==> flow/design.v <==
module Brent (A,B,Cin,Sum);
parameter N = 32;
input [N-1:0] A, B;
input Cin;
output [N:0] Sum;
wire  P[6:1][N-1:0];   
wire	G[6:1][N-1:0];
wire	[N:0] C;
wire	[N-1:0] S;
genvar i;
generate
	for(i=0; i<N; i=i+1) begin : stage1
		PG I1 (A[i], B[i], P[1][i],G[1][i]);
	end
endgenerate
genvar j;
generate
	for(j=0; j<(N/2); j=j+1) begin : stage2
		PG_Nx I2 (G[1][2*j+1], P[1][2*j+1], G[1][2*j], P[1][2*j], G[2][j], P[2][j]);
	end
endgenerate
genvar k;
generate
	for(k=0; k<(N/4); k=k+1) begin : stage3
		PG_Nx I3 (G[2][2*k+1], P[2][2*k+1], G[2][2*k], P[2][2*k], G[3][k], P[3][k]);
	end
endgenerate
genvar l;
generate
	for(l=0; l<(N/8); l=l+1) begin : stage4
		PG_Nx I4 (G[3][2*l+1], P[3][2*l+1], G[3][2*l], P[3][2*l], G[4][l], P[4][l]);
	end
endgenerate
genvar m;
generate
	for(m=0; m<(N/16); m=m+1) begin : stage5
		PG_Nx I5 (G[4][2*m+1], P[4][2*m+1], G[4][2*m], P[4][2*m], G[5][m], P[5][m]);
	end
endgenerate
PG_Nx I6 (G[5][1], P[5][1], G[5][0], P[5][0], G[6][0], P[6][0]);
assign C[0]  = Cin;
assign C[1]  = G[1][0] | (P[1][0] & C[0]);
assign C[2]  = G[2][0] | (P[2][0] & C[0]);
assign C[4]  = G[3][0] | (P[3][0] & C[0]);
assign C[8]  = G[4][0] | (P[4][0] & C[0]);
assign C[16] = G[5][0] | (P[5][0] & C[0]);
assign C[32] = G[6][0] | (P[6][0] & C[0]);
assign C[ 3] = G[1][2]  | (P[1][2]  & C[2]);
assign C[ 5] = G[1][4]  | (P[1][4]  & C[4]);
assign C[ 6] = G[2][2] | (P[2][2] & C[4]);	 
assign C[ 7] = G[1][6] | (P[1][6] & C[6]);	 
assign C[ 9] = G[1][8] | (P[1][8] & C[8]);
assign C[10] = G[2][4] | (P[2][4] & C[8]);
assign C[11] = G[1][10] | (P[1][10] & C[10]);
assign C[12] = G[3][2] | (P[3][2] & C[8]);
assign C[13] = G[1][12] | (P[1][12] & C[12]);
assign C[14] = G[2][6] | (P[2][6] & C[12]);	 
assign C[15] = G[1][14] | (P[1][14] & C[14]);
assign C[17] = G[1][16] | (P[1][16] & C[16]);
assign C[18] = G[2][8] | (P[2][8] & C[16]);
assign C[19] = G[1][18] | (P[1][18] & C[18]);
assign C[20] = G[3][4] | (P[1][4] & C[16]);
assign C[21] = G[1][20] | (P[1][20] & C[20]);
assign C[22] = G[2][10] | (P[2][10] & C[20]);
assign C[23] = G[1][22] | (P[1][22] & C[22]);
assign C[24] = G[4][2] | (P[4][2] & C[16]);
assign C[25] = G[1][24] | (P[1][24] & C[24]);
assign C[26] = G[2][12] | (P[2][12] & C[24]);
assign C[27] = G[1][26] | (P[1][26] & C[26]);
assign C[28] = G[2][13] | (P[2][13] & C[24]);
assign C[29] = G[1][28] | (P[1][28] & C[28]);
assign C[30] = G[2][14] | (P[2][14] & C[28]);
assign C[31] = G[1][31] | (P[1][31] & C[30]);
genvar n;
generate
	for(n=0; n<N; n=n+1) begin : sum
		assign S[n] = P[1][n] ^ C[n];
	end
endgenerate
assign Sum = {C[N],S};
endmodule
module PG_Nx (G, P, G_1, P_1, G_Nx, P_Nx);	 
input G, P, G_1, P_1;
output reg G_Nx, P_Nx;
always @(*)
begin
	G_Nx = G | (P & G_1);
	P_Nx = P & P_1;
end
endmodule
module PG (A, B, P, G);
input A, B;
output reg P, G;
always @(*)
begin
	P = A ^ B;
	G = A & B;
end
endmodule
module Dutwrapper (clk,A1,B1,Cin1,Sum1);
parameter N = 32;
input clk;
input [N-1:0] A1, B1;
input Cin1;
output reg [N:0] Sum1;
reg [N-1:0] A2, B2;
reg Cin2;
wire [N:0] Sum2;
Brent BR1(A2,B2,Cin2,Sum2);
always @(posedge clk)
begin
A2<=A1;
B2<=B1;
Cin2<=Cin1;
end
always @(posedge clk)
begin
Sum1<=Sum2;
end
endmodule
# Step by step through the tools: Dutwrapper
# The steps from the RTL of Dutwrapper to its reports follow in flow order.
# Line numbers count from 1 in the design file above.
# Operators carry their Yosys type and port widths (W data, S select, Z words).
# Cell names lack the library's common part.
# Not given: --
[inputs]
top = "Dutwrapper"
clock = "clk"
lib = "sky130hd"
pvt_corner = "tt_025C_1v80"

# Word level
# Counts by Yosys on the flattened word-level netlist (proc, flatten, opt, wreduce; memories kept). Register bits leave out memories and registers merged into their read ports (data or address); mux counts leave out enables and synchronous resets folded into registers. Print and check cells are left out. Cells with the same type and inputs are merged into one.
[classes]
n_addsub = 0
mul = 0
div = 0
compare = 0
equal = 0
shifts = 0
n_mux = 0
logic = 253
reduce_and_logical = 0
[ops]
columns = ["op", "count"]
rows = [
  ["$and A1 B1 Y1", 126],
  ["$xor A1 B1 Y1", 64],
  ["$or A1 B1 Y1", 63],
]
[word_totals]
ff_bits = 98
latchBits = 0
ram_bits = 0
romBits = 0
clocked_rd_ports_x_width = 0
n_memories = 0
inputBits = 66
output_inout_bits = 33
word_cells = 257

# Depth
# Longest topological path by Yosys (ltp), each cell counted once; first at word level (registers and memories cut), then after technology mapping (sequential cells cut; the memories' decode and read muxes count).
[logic_depth]
depth_word = 19
ABC_AREA = 1
ltp_mapped = 17
depth_no_buf = 17

# Synthesis result
# The flow's flattened synthesis, as Yosys stat reports it; memories are mapped. The netlist is that of the ABC_AREA named above (0 if unset); the other value can give another one.
[by_type]
columns = ["cell", "count", "area_total_um2"]
rows = [
  ["dfxtp_1", 98, 1.96E+03],
  ["ha_1", 32, 400.384],
  ["fa_1", 15, 300.288],
  ["inv_1", 35, 131.376],
  ["nand2_1", 28, 105.101],
  ["xor2_1", 8, 70.067],
  ["nand2_2", 10, 62.56],
  ["xnor2_1", 7, 61.309],
  ["a21oi_1", 10, 50.048],
  ["nand3_1", 10, 50.048],
  ["nand2_4", 3, 33.782],
  ["nor2_4", 3, 33.782],
  ["nand4_1", 4, 25.024],
  ["nor2_1", 5, 18.768],
  ["a21oi_2", 2, 17.517],
  ["a221oi_1", 2, 17.517],
  ["a31o_2", 2, 17.517],
  ["a21o_1", 2, 15.014],
]
# Not listed: further types 8, cells in them 14.
[synth_totals]
cells = 290
synth_area_um2 = 3457.1
sequential_area_um2 = 1961.9
ff_cells = 98
buf_cells = 0

# Path before layout
# Source: OpenSTA report_checks on the synthesized netlist (no wires, ideal clock, input and output delay 20% of the period each), path of least setup slack; recovery checks are left aside. Register names are those of the netlist, which keeps one name where synthesis merged equal registers.
[synth_path]
kind = "reg-to-reg"
startpoint = "register A2[3]"
endpoint = "register Sum1[23]"
tclk_ps = 2290
setup_time_ps = 120
t_first_pin_ps = 0
arrival_ps = 2010
t_required_ps = 2170
path_slack_ps = 160
path_delay_ps = 2130
stages = 15
n_path_buf = 0
period_less_setup_slack_ps = 2130
# "path_delay_ps" = arrival - input delay + setup time.
# "stages": output pins that drive a net of the path, with the launching flip-flop's if there is one; two outputs of one cell count as two.
# "period_less_setup_slack_ps" is the clock period less the worst setup slack; recovery checks do not enter. This is arithmetic on one report: input and output delays are still those of the set period (20% each).
# Between the ends stands the longest chain of elaborated cells between them, by number of cells; it is not shown to be the way that was timed. Of several equally long chains one is given.
# A line is the first line of the expression or statement that the cell stems from. Yosys adds cells for indexed reads and writes and turns some case tables into memories.
[synth_via]
cell_sequence = "dfxtp_1 > ha_1 > nand2_1 > inv_1 > nand2_2 > nand2_2 > nand2_2 > nand3_2 > nand2_2 > nand2_4 > nand2_1 > nand3_1 > a31o_2 > fa_1 > xor2_1"
elab_chain_cells = 16
cone_cells = 23
cone_lines = 9
cone_classes = "logic (23)"
[synth_lines]
columns = ["item", "line_no", "text"]
rows = [
  ["start: declaration", 106, "reg [N-1:0] A2, B2;"],
  ["start: assignment", 112, "A2<=A1;"],
  ["$xor A1 B1 Y1", 96, "P = A ^ B;"],
  ["$and A1 B1 Y1", 87, "G_Nx = G | (P & G_1);"],
  ["$or A1 B1 Y1 x2", 87, ""],
  ["$and A1 B1 Y1", 87, ""],
  ["$or A1 B1 Y1", 87, ""],
  ["$and A1 B1 Y1", 87, ""],
  ["$or A1 B1 Y1", 87, ""],
  ["$or A1 B1 Y1", 46, "assign C[16] = G[5][0] | (P[5][0] & C[0]);"],
  ["$and A1 B1 Y1", 62, "assign C[20] = G[3][4] | (P[1][4] & C[16]);"],
  ["$or A1 B1 Y1", 62, ""],
  ["$and A1 B1 Y1", 64, "assign C[22] = G[2][10] | (P[2][10] & C[20]);"],
  ["$or A1 B1 Y1", 64, ""],
  ["$and A1 B1 Y1", 65, "assign C[23] = G[1][22] | (P[1][22] & C[22]);"],
  ["$or A1 B1 Y1", 65, ""],
  ["$xor A1 B1 Y1", 77, "assign S[n] = P[1][n] ^ C[n];"],
  ["end: assignment", 118, "Sum1<=Sum2;"],
  ["end: declaration", 105, "output reg [N:0] Sum1;"],
]

# Timing after layout
# Path of least setup slack in the final report of run 1 (OpenROAD, finished layout, wires in). Where an end is a register, its clock arrival counts in the times.
# The report prints the path's times to 10 ps; the period is as set.
[layout_path]
kind = "reg-to-reg"
startpoint = "register A2[3]"
endpoint = "register Sum1[23]"
tclk_ps = 3310
setup_time_ps = 100
t_first_pin_ps = 350
arrival_ps = 2590
t_required_ps = 3550
path_slack_ps = 960
stages = 15
n_path_buf = 0
# Between the ends stands the longest chain of elaborated cells between them, by number of cells; it is not shown to be the way that was timed. Of several equally long chains one is given.
[layout_via]
cell_sequence = "dfxtp_1 > ha_1 > nand2_1 > inv_1 > nand2_2 > nand2_2 > nand2_2 > nand3_2 > nand2_2 > nand2_4 > nand2_1 > nand3_1 > a31o_2 > fa_1 > xor2_1"
elab_chain_cells = 16
cone_cells = 23
cone_lines = 9
cone_classes = "logic (23)"
[layout_lines]
columns = ["item", "line_no", "text"]
rows = [
  ["start: declaration", 106, "reg [N-1:0] A2, B2;"],
  ["start: assignment", 112, "A2<=A1;"],
  ["$xor A1 B1 Y1", 96, "P = A ^ B;"],
  ["$and A1 B1 Y1", 87, "G_Nx = G | (P & G_1);"],
  ["$or A1 B1 Y1 x2", 87, ""],
  ["$and A1 B1 Y1", 87, ""],
  ["$or A1 B1 Y1", 87, ""],
  ["$and A1 B1 Y1", 87, ""],
  ["$or A1 B1 Y1", 87, ""],
  ["$or A1 B1 Y1", 46, "assign C[16] = G[5][0] | (P[5][0] & C[0]);"],
  ["$and A1 B1 Y1", 62, "assign C[20] = G[3][4] | (P[1][4] & C[16]);"],
  ["$or A1 B1 Y1", 62, ""],
  ["$and A1 B1 Y1", 64, "assign C[22] = G[2][10] | (P[2][10] & C[20]);"],
  ["$or A1 B1 Y1", 64, ""],
  ["$and A1 B1 Y1", 65, "assign C[23] = G[1][22] | (P[1][22] & C[22]);"],
  ["$or A1 B1 Y1", 65, ""],
  ["$xor A1 B1 Y1", 77, "assign S[n] = P[1][n] ^ C[n];"],
  ["end: assignment", 118, "Sum1<=Sum2;"],
  ["end: declaration", 105, "output reg [N:0] Sum1;"],
]

# Module Dutwrapper, platform sky130hd: 2 stored runs of the flow (Yosys, OpenROAD) with differing settings, in no particular order. Input and output delays are each 20% of the period that was set; the output load is 0.01 pF.
# By "achieved_clock_period_ps" is meant the clock period of the run minus its worst setup slack. This is arithmetic on one report: input and output delays are still those of the set period (20% each).
# "critical_path_time_ps" is the time allowed to the run's worst setup path (the clock period less input and output delay, where it has them) less its slack. Clock arrival times count: a late capture clock shortens it, a late launch clock lengthens it.
# "power_mw": no workload was simulated; the value follows from the tool's default switching activity.
# "critical_path_time_ps" is known to 10 ps.

[[run]]
name = "run 1"
[run.settings]
period_ns = 3.31
CORE_UTILIZATION = 33
SETUP_SLACK_MARGIN = 0.22
ABC_AREA = 1
GPL_TIMING_DRIVEN = 1
SLEW_MARGIN = 10
MAX_ROUTING_LAYER = "met5"
CAP_MARGIN = 20
CORE_MARGIN = 2
[run.results]
ws_setup_ps = 961
critical_path_time_ps = 2350
path_kind = "reg-to-reg"
fin_hold_ws_ps = 541
layout_utilization_pct = 47.1
power_mw = 2.687
die_um2 = 11310.3
achieved_clock_period_ps = 2349
finish.stdcell_area_um2 = 4815.9
post_synth_area_um2 = 3457.1

[[run]]
name = "run 2"
[run.settings]
period_ns = 2.67
CORE_UTILIZATION = 47
PLACE_DENSITY_LB_ADDON = 0.21
TNS_END_PERCENT = 80
GPL_TIMING_DRIVEN = 0
GPL_ROUTABILITY_DRIVEN = 0
CTS_CLUSTER_SIZE = 28
CTS_CLUSTER_DIAMETER = 36
SLEW_MARGIN = 20
CAP_MARGIN = 20
CORE_MARGIN = 2
[run.results]
ws_setup_ps = 109
critical_path_time_ps = 2560
path_kind = "reg-to-reg"
fin_hold_ws_ps = 549
layout_utilization_pct = 66.6
power_mw = 3.339
die_um2 = 7954.0
achieved_clock_period_ps = 2561
finish.stdcell_area_um2 = 4750.8
post_synth_area_um2 = 3410.8
